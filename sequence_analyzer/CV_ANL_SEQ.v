==> flow/design.v <==
module CV_ANL_SEQ
(
  input [3:0] DAT_I, 
	input CE, CLK, RST,
	output reg [15:0] NOM
);
reg [4:0] STATE = 0;
initial NOM = 16'b0000000000000000;
always@(posedge CLK, posedge RST)
begin
	if(RST) 
	begin
		NOM = 4'h0000;
		STATE = 0;
	end
	else if(CE)
	begin
		case(STATE)
		4'h0: 
		begin
			if(DAT_I == 4'h7) 
				begin
					NOM = 16'b0000000000000001;
					STATE = STATE + 1;
				end
			else 
				begin
					NOM = 4'h0000;
					STATE = 0;
				end
		end
		4'h1:
		begin
			if(DAT_I == 4'h4) 
				begin
					NOM = 16'b0000000000000011;
					STATE = STATE + 1;;
				end
			else 
				begin
					NOM = 4'h0000;
					STATE = 0;
				end
		end
		4'h2:
		begin
			if(DAT_I == 4'h1) 
				begin
					NOM = 16'b0000000000000111;
					STATE = STATE + 1;;
				end
			else 
				begin
					NOM = 4'h0000;
					STATE = 0;
				end
		end
		4'h3:
		begin
			if(DAT_I == 4'h4) 
				begin
					NOM = 16'b0000000000001111;
					STATE = STATE + 1;;
				end
			else 
				begin
					NOM = 4'h0000;
					STATE = 0;
				end
		end
		4'h4:
		begin
			if(DAT_I == 4'h2) 
				begin
					NOM = 16'b0000000000011111;
					STATE = STATE + 1;;
				end
			else 
				begin
					NOM = 4'h0000;
					STATE = 0;
				end
		end
		4'h5:
		begin
			if(DAT_I == 4'hA) 
				begin
					NOM = 16'b0000000000111111;
					STATE = STATE + 1;;
				end
			else 
				begin
					NOM = 4'h0000;
					STATE = 0;
				end
		end
		4'h6:
		begin
			if(DAT_I == 4'h0) 
				begin
					NOM = 16'b0000000001111111;
					STATE = STATE + 1;;
				end
			else 
				begin
					NOM = 4'h0000;
					STATE = 0;
				end
		end
		4'h7:
		begin
			if(DAT_I == 4'h8) 
				begin
					NOM = 16'b0000000011111111;
					STATE = STATE + 1;;
				end
			else 
				begin
					NOM = 4'h0000;
					STATE = 0;
				end
		end
		4'h8:
		begin
			if(DAT_I == 4'h9) 
				begin
					NOM = 16'b0000000111111111;
					STATE = STATE + 1;;
				end
			else 
				begin
					NOM = 4'h0000;
					STATE = 0;
				end
		end
		4'h9:
		begin
			if(DAT_I == 4'hC) 
				begin
					NOM = 16'b0000001111111111;
					STATE = STATE + 1;;
				end
			else 
				begin
					NOM = 4'h0000;
					STATE = 0;
				end
		end
		4'hA:
		begin
			if(DAT_I == 4'h3) 
				begin
					NOM = 16'b0000011111111111;
					STATE = STATE + 1;;
				end
			else 
				begin
					NOM = 4'h0000;
					STATE = 0;
				end
		end
		4'hB:
		begin
			if(DAT_I == 4'h2) 
				begin
					NOM = 16'b0000111111111111;
					STATE = STATE + 1;;
				end
			else 
				begin
					NOM = 4'h0000;
					STATE = 0;
				end
		end
		4'hC:
		begin
			if(DAT_I == 4'hA) 
				begin
					NOM = 16'b0001111111111111;
					STATE = STATE + 1;
				end
			else 
				begin
					NOM = 4'h0000;
					STATE = 0;
				end
		end
		4'hD:
		begin
			if(DAT_I == 4'h7) 
				begin
					NOM = 16'b0011111111111111;
					STATE = STATE + 1;;
				end
			else 
				begin
					NOM = 4'h0000;
					STATE = 0;
				end
		end
		4'hE:
		begin
			if(DAT_I == 4'h9) 
				begin
					NOM = 16'b0111111111111111;
					STATE = STATE + 1;
				end
        else 
				begin
					NOM = 4'h0000;
					STATE = 0;
				end
		end
		4'hF:
		begin
			if(DAT_I == 4'h2) 
				begin
					NOM = 16'b1111111111111111;
					STATE = STATE + 1;;
				end
			else 
				begin
					NOM = 4'h0000;
					STATE = 0;
				end
		end
		default:
		begin
			NOM = 16'b0000000000000000;
			STATE = 0;
		end
		endcase
	end
end
endmodule
From RTL to reports: CV_ANL_SEQ
Tool output for the design above, in the order of the flow. Lines are those of the file above, counted from 1. Operators carry their Yosys type and port widths (W data, S select, Z words). Library cell names are shortened. A cell with n/a has no value.

Design top: CV_ANL_SEQ. Clock port: CLK. Library: sky130hd. Library corner: tt_025C_1v80.

Elaborated design
Source: Yosys, flattened and elaborated, memories not mapped. Widths are those after wreduce; folded enables and synchronous resets count as part of the registers. Registers that Yosys merges into a memory's read port (data or address) are not register bits. Print and check cells do not count. Equal cells are merged and count once.

For register bits after elaboration the number is 21. Under output and inout port bits stands 16. For cells after elaboration the number is 62.

The figure for reductions and logical operators is 7. The entry for mux-type cells reads 28. For equality and inequality tests the number is 24. Under add/sub/neg operators stands 1.

Operators by type and width (count): $pmux W16 S16 (1); $mux W5 (11); $pmux W5 S10 (1); $eq A5 B4 Y1 const B (8); $eq A5 B3 Y1 const B (4); $eq A4 B4 Y1 const B (4); $mux W16 (1); $mux W15 (1); $mux W14 (1); $mux W13 (1); $mux W12 (1); $mux W11 (1); $eq A5 B2 Y1 const B (2); $mux W10 (1); $mux W9 (1); $reduce_or A2 Y1 (4); $eq A4 B2 Y1 const B (2); $eq A4 B3 Y1 const B (2); $mux W8 (1); $mux W7 (1); $mux W6 (1); $add A5 B1 Y5 const B (1); $eq A5 B1 Y1 const B (1); $logic_not A5 Y1 (1); $eq A4 B1 Y1 const B (1); $logic_not A4 Y1 (1); $mux W4 (1); $reduce_or A3 Y1 (1).

Other operator kinds: 3; their cells: 3.

Longest topological paths
Yosys ltp: most cells in a row. Word level: on the elaborated netlist, between registers, memories and ports. Mapped: between sequential cells and ports; inverters and the memories' decode and read muxes count.

For depth in word-level cells the number is 3. The figure for ABC_AREA is 0. Depth in mapped cells: 8.

Netlist
The flow's flattened synthesis, as Yosys stat reports it; memories are mapped. The netlist is that of the ABC_AREA named above (0 if unset); the other value can give another one.

Cell types: dfrtp_1 (count 21, area in all 525.504 um^2); ha_1 (count 5, area in all 62.56 um^2); nor2_1 (count 16, area in all 60.058 um^2); and3_1 (count 8, area in all 50.048 um^2); nand2_1 (count 12, area in all 45.043 um^2); nand3b_1 (count 5, area in all 37.536 um^2); a21oi_1 (count 7, area in all 35.034 um^2); o21ai_2 (count 4, area in all 35.034 um^2); inv_1 (count 7, area in all 26.275 um^2); o311ai_4 (count 1, area in all 26.275 um^2); a31oi_1 (count 4, area in all 25.024 um^2); o21ai_0 (count 5, area in all 25.024 um^2); buf_6 (count 2, area in all 22.522 um^2); mux2_2 (count 2, area in all 22.522 um^2); nor3b_1 (count 3, area in all 22.522 um^2); o31ai_4 (count 1, area in all 21.27 um^2); buf_2 (count 4, area in all 20.019 um^2); mux2i_1 (count 2, area in all 20.019 um^2).

Other cell types: 37; their cells: 51.

The entry for cell count reads 160. The entry for mapped area reads 1498.9 um^2. Under mapped flip-flops stands 21. For buffers the number is 10.

Path before layout
Source: OpenSTA report_checks on the synthesized netlist (no wires, ideal clock, input and output delay 20% of the period each), path of least setup slack; recovery checks are left aside. Register names are those of the netlist, which keeps one name where synthesis merged equal registers.

Path type: input to register. Start: input port DAT_I[3]. End: register NOM[6]. The entry for time at the first pin reads 868 ps. The entry for driving pins on the path reads 6. Under arrival stands 2051 ps. Under external input delay stands 868 ps. Under required time stands 4197 ps. The figure for setup time is 143 ps. For setup slack the number is 2146 ps. The figure for delay of the path is 1326 ps. For period the number is 4340 ps. The figure for path buffers is 1. The figure for synthesis period reached is 2194 ps.

"delay of the path" is the arrival time less input delay plus setup time. "driving pins on the path": output pins that drive a net of the path, with the launching flip-flop's if there is one; two outputs of one cell count as two. "synthesis period reached" = period - worst setup slack (recovery checks aside). The figure is calculated, with input and output delays left at 20% of the set period. The rows between start and end are the longest chain of elaborated cells between them; the timing report does not say that the signal goes this way. Where chains are equally long, one stands for them. A line is the first line of the expression or statement that the cell stems from. Yosys adds cells for indexed reads and writes and turns some case tables into memories. At most two assigning lines are given for a register; there are more.

Path through: buf_2 -> and4b_4 -> o211ai_2 -> nand3_2 -> o311ai_4 -> nand3_2. The figure for cells in the longest elaborated chain is 3. Elaborated cells between the ends (all ways): 19. Those cells by class: eq/ne (7); mux (11); reduce/logical (1).

Ends and longest elaborated chain, post-synthesis: start, declared (line 3) `input [3:0] DAT_I,`; $eq A4 B2 Y1 (line 216) `if(DAT_I == 4'h2)`; $mux W16 (line 216); $pmux W16 S16 (line 18) `case(STATE)`; end, assigned (line 13) `NOM = 4'h0000;`; end, assigned (line 23) `NOM = 16'b0000000000000001;`; end, declared (line 5) `output reg [15:0] NOM`.

Path in the finished layout
Path of least setup slack in the final report of run 2 (OpenROAD, finished layout, wires in). Where an end is a register, its clock arrival counts in the times. The report prints the path's times to 10 ps; the period is as set.

Path type: register to register. Start: register STATE[1]. End: register NOM[3]. For period the number is 1630 ps. The figure for setup time is 120 ps. Under arrival stands 2100 ps. The figure for path buffers is 1. For setup slack the number is -330 ps. The entry for driving pins on the path reads 9. Under required time stands 1780 ps. The entry for time at the first pin reads 270 ps.

The rows between start and end are the longest chain of elaborated cells between them; the timing report does not say that the signal goes this way. Where chains are equally long, one stands for them. At most two assigning lines are given for a register; there are more.

Path through: dfrtp_2 -> ha_4 -> and3_4 -> ha_4 -> a311oi_4 -> o221ai_2 -> buf_4 -> mux2i_1 -> a31oi_1. The figure for cells in the longest elaborated chain is 2. Elaborated cells between the ends (all ways): 17. Those cells by class: eq/ne (15); mux (1); reduce/logical (1).

Ends and longest elaborated chain, post-layout: start, declared (line 7) `reg [4:0] STATE = 0;`; start, assigned (line 24) `STATE = STATE + 1;`; start, assigned (line 37) `STATE = STATE + 1;;`; $eq A5 B4 Y1 (line 18) `case(STATE)`; $pmux W16 S16 (line 18); end, assigned (line 13) `NOM = 4'h0000;`; end, assigned (line 23) `NOM = 16'b0000000000000001;`; end, declared (line 5) `output reg [15:0] NOM`.

# Flow runs of CV_ANL_SEQ

Record of 2 stored runs of the RTL-to-layout flow on CV_ANL_SEQ, platform sky130hd. The runs are unordered. Constraints: input delay and output delay 20% of the set period each, output load 0.01 pF. "clock period achieved": clock period set for the run, less the worst setup slack. It is reckoned from that one timing run; input and output delays stay at 20% of the period that was set. By "worst path time" is meant the share of the clock period that the worst setup path is allowed (20% is reserved at inputs, 20% at outputs), minus its slack. Clock arrival times at its registers enter into it. "total power of the final layout": no workload was simulated; the value follows from the tool's default switching activity. "worst path time" is given in steps of 10 ps.

Run 1 has these settings: period_ns 1.96; CORE_UTILIZATION 65; SETUP_SLACK_MARGIN -0.07; PLACE_DENSITY_LB_ADDON 0.19; CORE_MARGIN 3; CELL_PAD_IN_SITES_DETAIL_PLACEMENT 1; TNS_END_PERCENT 50; SLEW_MARGIN 25; MIN_ROUTING_LAYER met1; MAX_ROUTING_LAYER met5; CAP_MARGIN 20. Outcome: no final report: placement broke off with DPL-0033.

Run 2 has these settings: period_ns 1.63; CAP_MARGIN 20; CORE_MARGIN 2; CORE_UTILIZATION 40; SLEW_MARGIN 20. The measured cell area after synthesis is 1498.9 um^2. The setup slack of the worst path is -325 ps. The total die area stands at 4253.0 um^2. For the setup total negative slack the run shows -4850 ps. The post-layout utilization comes to 0.694. The worst path time is 1960 ps. Worst setup path type: register to register. The measured total power of the final layout is 1.150 mW. The clock period achieved stands at 1955 ps.
