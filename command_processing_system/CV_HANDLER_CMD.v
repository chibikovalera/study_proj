==> flow/design.v <==
`timescale 1ns / 1ps
module CV_HANDLER_CMD 
(
    input CLK,
    input RST,
    input CMD_RDY_T,
    input [130:0] CMD_DATA_T, 
    input RES_RDY_R,
    input S_EX_ACK,
    input [7:0] S_D_RD,
    output reg CMD_RDY_R,
    output reg RES_RDY_T,
    output [80:0] RES_DATA_T,
    output reg S_EX_REQ,
    output reg [39:0] S_ADDR, 
    output reg [2:0] S_CMD, 
    output reg [7:0] S_D_WR 
);
reg [2:0] STATE;
localparam WDATA = 0,
           ALZ = 1,
           WR = 2,
           IORD = 3,
           IOWR = 4,
           TRANS = 5;
localparam ADD36 = 3'b001,
           MUL64 = 3'b010,
           WR40_8 = 3'b111,
           ON40_8 = 3'b000,
           OFF40_8 = 3'b011,
           LED40_8 = 3'b100,
           ERR = 3'b101;
reg [63:0] RES_DATA;
reg [6:0] START_ADDR;
reg [6:0] END_ADDR;
wire [2:0] RES_TYPE;
reg [130:0] CMD_DATA;
always @(posedge CLK, posedge RST)
begin
    if (RST)
    begin
        CMD_DATA <= {131{1'b0}}; 
        CMD_RDY_R <= 1'b1;
        RES_RDY_T <= 1'b0;
        RES_DATA <= {64{1'b0}};
        S_EX_REQ <= 1'b0;
        S_ADDR <= {40{1'b0}}; 
        S_CMD <= 3'b000;
        S_D_WR <= 8'h00;
        STATE <= WDATA;
    end
    else case (STATE)
        WDATA:
        if (CMD_RDY_T)
        begin
            CMD_DATA <= CMD_DATA_T; 
            CMD_RDY_R <= 1'b0;
            STATE <= ALZ;
        end
        ALZ:
        if (CMD_DATA[130:128] == 3'b001) 
        begin
            RES_DATA <= CMD_DATA[71:36] + CMD_DATA[35:0];
            RES_RDY_T <= 1'b1;
            STATE <= TRANS;
        end
        else if (CMD_DATA[130:128] == MUL64)
        begin
            RES_DATA <= CMD_DATA[127:64] * CMD_DATA[63:0];
            RES_RDY_T <= 1'b1;
            STATE <= TRANS;
        end
        else if (CMD_DATA[130:128] == ERR)
        begin
            RES_RDY_T <= 1'b1;
            STATE <= TRANS;
        end
        else if (CMD_DATA[130:128] == 3'b000 | CMD_DATA[130:128] == OFF40_8)
        begin
            S_EX_REQ <= 1'b1;
            S_ADDR <= CMD_DATA[47:8];
            S_CMD <= 3'b100; 
            STATE <= IORD;
        end
        else if (CMD_DATA[130:128] == LED40_8)
        begin
            S_EX_REQ <= 1'b1;
            S_ADDR <= CMD_DATA[47:8];
            S_CMD <= 3'b000; 
            S_D_WR <= CMD_DATA[7:0];
            STATE <= WR;
        end
        else if (CMD_DATA[130:128] == WR40_8)
        begin
            S_EX_REQ <= 1'b1;
            S_ADDR <= CMD_DATA[47:8];
            S_CMD <= 3'b001; 
            S_D_WR <= CMD_DATA[7:0];
            STATE <= WR;
        end
        WR:
        if (S_EX_ACK)
        begin
            RES_RDY_T <= 1'b1;
            S_EX_REQ <= 1'b0;
            STATE <= TRANS;
        end
        IORD:
        if (S_EX_ACK)
        begin
            S_CMD <= 3'b000; 
            if (CMD_DATA[130:128] == 3'b000) S_D_WR <= S_D_RD | CMD_DATA[7:0];
            else if (CMD_DATA[130:128] == OFF40_8) S_D_WR <= S_D_RD & ~CMD_DATA[7:0];
            STATE <= IOWR;
        end
        IOWR:
        if (S_EX_ACK)
        begin
            RES_RDY_T <= 1'b1;
            S_EX_REQ <= 1'b0;
            STATE <= TRANS;
        end
        TRANS:
        if (RES_RDY_R)
        begin
            RES_RDY_T <= 1'b0;
            CMD_RDY_R <= 1'b1;
            STATE <= WDATA;
        end
    endcase
end
always @(*)
begin
    case(CMD_DATA[130:128])
        3'b001:
        begin
            START_ADDR <= 7'h00;
            END_ADDR <= 7'h0D;
        end
        MUL64:
        begin
            START_ADDR <= 7'h0E;
            END_ADDR <= 7'h1B;
        end
        WR40_8:
        begin
            START_ADDR <= 7'h1C;
            END_ADDR <= 7'h29;
        end
        3'b000:
        begin
            START_ADDR <= 7'h2A;
            END_ADDR <= 7'h37;
        end
        OFF40_8:
        begin
            START_ADDR <= 7'h38;
            END_ADDR <= 7'h46;
        end
        LED40_8:
        begin
            START_ADDR <= 7'h47;
            END_ADDR <= 7'h55;
        end   
        ERR:
        begin
            START_ADDR <= 7'h56;
            END_ADDR <= 7'h65;
        end  
        default:
        begin
            START_ADDR <= 7'h00;
            END_ADDR <= 7'h00;     
        end
    endcase
end
assign RES_TYPE = CMD_DATA[130:128];
assign RES_DATA_T = {RES_TYPE, START_ADDR, END_ADDR, RES_DATA};
endmodule
## Tool chain data of CV_HANDLER_CMD

What the tools print for CV_HANDLER_CMD, step after step.
Lines are those of the file above, counted from 1.
Operators carry their Yosys type and port widths (W data, S select, Z words).
Library cell names are shortened.
Not given: n/a

| design | value |
|---|---|
| top module | CV_HANDLER_CMD |
| clock | CLK |
| cell library | sky130hd |
| corner | tt_025C_1v80 |

## Word-level counts

Yosys after proc, flatten, opt, wreduce and memory -nomap, before mapping. Memory bits, and registers merged into a memory's read port (data or address), are not among the register bits. Print and check cells are not counted. Equal cells are merged and count once.

| storage and ports | value |
|---|---|
| input port bits | 144 |
| register bits | 252 |
| output and inout port bits | 135 |
| elaborated cells | 114 |

| operators by class | value |
|---|---|
| bitwise gates (word level) | 7 |
| add/sub/neg operators | 1 |
| $mul | 1 |
| reductions and logical operators | 19 |
| equality and inequality tests | 24 |
| muxes and demuxes | 53 |

Operator list:

| operator | count |
|---|---|
| $mul A64 B64 Y64 | 1 |
| $mux W64 | 2 |
| $mux W40 | 3 |
| $mux W8 | 9 |
| $mux W3 | 17 |
| $pmux W7 S7 | 1 |
| $pmux W7 S6 | 1 |
| $add A36 B36 Y37 | 1 |
| $reduce_and A6 Y1 | 3 |
| $pmux W8 S2 | 1 |
| $eq A3 B3 Y1 const B | 5 |
| $pmux W3 S5 | 1 |
| $ne A2 B2 Y1 const B | 7 |
| $mux W1 | 14 |
| $eq A3 B2 Y1 const B | 4 |
| $ne A4 B4 Y1 const B | 2 |
| $and A8 B8 Y8 | 1 |
| $or A8 B8 Y8 | 1 |
| $not A8 Y8 | 1 |
| $reduce_and A8 Y1 | 1 |
| $ne A7 B7 Y1 const B | 1 |
| $reduce_bool A2 Y1 | 3 |
| $eq A3 B1 Y1 const B | 2 |
| $ne A3 B3 Y1 const B | 2 |
| $logic_not A3 Y1 | 2 |
| $reduce_bool A3 Y1 | 2 |
| $reduce_bool A6 Y1 | 1 |
| $pmux W3 S2 | 1 |

Not listed: further kinds 11, cells in them 15.

## Longest topological paths

Depth = most cells in a row (Yosys ltp): at word level without a register or memory, in the mapped netlist without a sequential cell, where the memories' decode and read muxes count.

| logic depth | value |
|---|---|
| depth in word-level cells | 8 |
| ABC_AREA | 1 |
| gate-level depth with buffers | 38 |
| depth with buffers taken out | 36 |

## Synthesis result

Source: synth_stat.txt of the flow (Yosys; design flattened, memories mapped). It holds for the ABC_AREA given above (unset counts as 0); a run with the other value may have another netlist.
Totals and module areas in this step are rounded.

Cell types:

| cell type | count | area in all (sq um) |
|---|---|---|
| fa_1 | 1832 | 3.67E+04 |
| inv_1 | 3123 | 1.17E+04 |
| nand2_1 | 3075 | 1.15E+04 |
| dfrtp_1 | 252 | 6.31E+03 |
| ha_1 | 347 | 4.34E+03 |
| clkbuf_1 | 330 | 1.24E+03 |
| a21oi_1 | 200 | 1000.96 |
| o21ai_0 | 182 | 910.874 |
| nor2_1 | 199 | 746.966 |
| nand3_1 | 140 | 700.672 |
| buf_1 | 123 | 461.693 |
| buf_2 | 62 | 310.298 |
| mux2_2 | 24 | 270.259 |
| a31oi_1 | 42 | 262.752 |
| xor2_1 | 24 | 210.202 |
| xnor2_1 | 21 | 183.926 |
| a21o_1 | 17 | 127.622 |
| nand2_2 | 17 | 106.352 |

Other cell types: 47; their cells: 166.

| synthesis totals | value |
|---|---|
| buffers | 527 |
| cells in the netlist | 10176 |
| sequential area | 0.00636 sq mm |
| cell area after synthesis | 0.0784 sq mm |
| flip-flop cells | 254 |

## Path before layout

Path of least setup slack by OpenSTA after synthesis, without wires, with an ideal clock, recovery checks aside; 20% of the period is set as input and as output delay. Where synthesis merged equal registers, the netlist keeps one of their names.

| timing path post-synthesis | value |
|---|---|
| path type | reg2reg |
| start point | register CMD_DATA[16] |
| end point | register RES_DATA[55] |
| driving pins on the path | 38 |
| delay of the path | 7.973 ns |
| path slack | 7.727 ns |
| path buffers | 3 |
| arrival time | 7.850 ns |
| clock period | 15.7 ns |
| data required time | 15.577 ns |
| setup time | 0.123 ns |
| launch time at the first pin | 0.000 ns |
| synthesis period reached | 7.973 ns |

"delay of the path" = arrival - input delay + setup time.
"driving pins on the path": output pins that drive a net of the path, with the launching flip-flop's if there is one; two outputs of one cell count as two.
"synthesis period reached" = period - worst setup slack (recovery checks aside). The figure is calculated, with input and output delays left at 20% of the set period.
The rows between start and end are the longest chain of elaborated cells between them; the timing report does not say that the signal goes this way. Where chains are equally long, one stands for them.
Each line given opens the expression or statement behind the cell; cells for indexed reads and writes are added by Yosys, which also makes memories of some case tables.
A register here has more assigning lines than the two given.

| between the ends, post-synthesis | value |
|---|---|
| cell sequence | dfrtp_1 clkbuf_1 clkbuf_1 buf_1 nand2_1 fa_1 fa_1 inv_1 fa_1 inv_1 fa_1 fa_1 inv_1 fa_1 inv_1 fa_1 inv_1 fa_1 [... 2 more ...] fa_1 inv_1 ha_1 nand2_1 nor2_1 inv_1 nor2_1 inv_1 nor2_1 inv_1 nor3_1 nand2_1 nand3_1 nand2_1 nand3_1 a21oi_1 o21ai_0 nand2_1 |
| length of the longest elaborated chain | 3 |
| elaborated cells on any way between the ends | 3 |
| source lines of those cells | 3 |
| classes of those cells | mul (1); mux (2) |

RTL lines, path post-synthesis:

| what | line | RTL |
|---|---|---|
| start: declaration | 37 | `reg [130:0] CMD_DATA;` |
| start: assignment | 42 | `CMD_DATA <= {131{1'b0}};` |
| start: assignment | 56 | `CMD_DATA <= CMD_DATA_T;` |
| $mul A64 B64 Y64 | 69 | `RES_DATA <= CMD_DATA[127:64] * CMD_DATA[63:0];` |
| $mux W64 | 67 | `else if (CMD_DATA[130:128] == MUL64)` |
| $mux W64 | 61 | `if (CMD_DATA[130:128] == 3'b001)` |
| end: assignment | 63 | `RES_DATA <= CMD_DATA[71:36] + CMD_DATA[35:0];` |
| end: assignment | 69 |  |
| end: declaration | 33 | `reg [63:0] RES_DATA;` |

## Timing after layout

Path of least setup slack in the final report of stored run 1 (OpenROAD, finished layout, wires in). Where an end is a register, its clock arrival counts in the times.

| timing path after layout | value |
|---|---|
| path type | reg2reg |
| start point | register CMD_DATA[16] |
| end point | register RES_DATA[54] |
| launch time at the first pin | 0.68 ns |
| path buffers | 2 |
| setup time | 0.11 ns |
| data required time | 7.87 ns |
| driving pins on the path | 32 |
| clock period | 7.35 ns |
| path slack | -0.84 ns |
| arrival time | 8.72 ns |

The rows between start and end are the longest chain of elaborated cells between them; the timing report does not say that the signal goes this way. Where chains are equally long, one stands for them.
A register here has more assigning lines than the two given.

| between the ends, after layout | value |
|---|---|
| cell sequence | dfrtp_2 buf_12 buf_12 nand2_1 inv_1 fa_1 fa_1 fa_1 inv_1 fa_2 fa_2 fa_1 inv_1 fa_2 fa_1 fa_1 inv_2 fa_1 inv_2 ha_4 nand2_2 nor2_1 inv_1 nor2_2 inv_1 nor2_4 nand2_4 o211ai_4 a21o_1 a21oi_1 o21ai_1 nand2_1 |
| length of the longest elaborated chain | 3 |
| elaborated cells on any way between the ends | 3 |
| source lines of those cells | 3 |
| classes of those cells | mul (1); mux (2) |

RTL lines, path after layout:

| what | line | RTL |
|---|---|---|
| start: declaration | 37 | `reg [130:0] CMD_DATA;` |
| start: assignment | 42 | `CMD_DATA <= {131{1'b0}};` |
| start: assignment | 56 | `CMD_DATA <= CMD_DATA_T;` |
| $mul A64 B64 Y64 | 69 | `RES_DATA <= CMD_DATA[127:64] * CMD_DATA[63:0];` |
| $mux W64 | 67 | `else if (CMD_DATA[130:128] == MUL64)` |
| $mux W64 | 61 | `if (CMD_DATA[130:128] == 3'b001)` |
| end: assignment | 63 | `RES_DATA <= CMD_DATA[71:36] + CMD_DATA[35:0];` |
| end: assignment | 69 |  |
| end: declaration | 33 | `reg [63:0] RES_DATA;` |

Subject: flow runs of CV_HANDLER_CMD

Hi,

Module CV_HANDLER_CMD, platform sky130hd: 2 stored runs of the flow (Yosys, OpenROAD) with differing settings, in no particular order. Input and output delays are each 20% of the period that was set; the output load is 0.01 pF.
"reached clock period" = clock period - worst setup slack. The figure is calculated, with input and output delays left at 20% of the set period.
"critical setup path time" = time allowed to the worst setup path (clock period - input delay - output delay, where it has them) - its slack; a late launch clock adds to it, a late capture clock takes from it.
Values from the reports are rounded here.
Settings: -- = not set for that run.

| stored run | period_ns | CORE_UTILIZATION | CORE_ASPECT_RATIO | ABC_AREA | CAP_MARGIN | CORE_MARGIN | SLEW_MARGIN | PLACE_DENSITY_LB_ADDON | TNS_END_PERCENT | GPL_ROUTABILITY_DRIVEN | CTS_CLUSTER_SIZE | CTS_CLUSTER_DIAMETER | MAX_ROUTING_LAYER | summed negative setup slack (ns) | final design utilization (%) | worst slack on setup checks (ns) | post-synthesis cell area (sq mm) | die size (sq mm) | critical setup path time (ns) | critical path type | reached clock period (ns) | worst-case hold slack (ns) | standard-cell area after layout (sq mm) |
|---|---|---|---|---|---|---|---|---|---|---|---|---|---|---|---|---|---|---|---|---|---|---|---|
| stored run 1 | 7.35 | 23 | 1.11 | 1 | 0 | 2 | 20 | -- | -- | -- | -- | -- | -- | -27.9 | 29.9 | -0.843 | 0.0784 | 0.346 | 8.19 | reg2reg | 8.193 | 0.475 | 0.102 |
| stored run 2 | 19.9 | 62 | 1.38 | 0 | 20 | 6 | 20 | 0.0 | 65 | 0 | 41 | 334 | met4 | 0.000 | 66.0 | 9.81 | 0.0746 | 0.129 | 10.09 | reg2reg | 10.094 | 0.504 | 0.0788 |

Regards
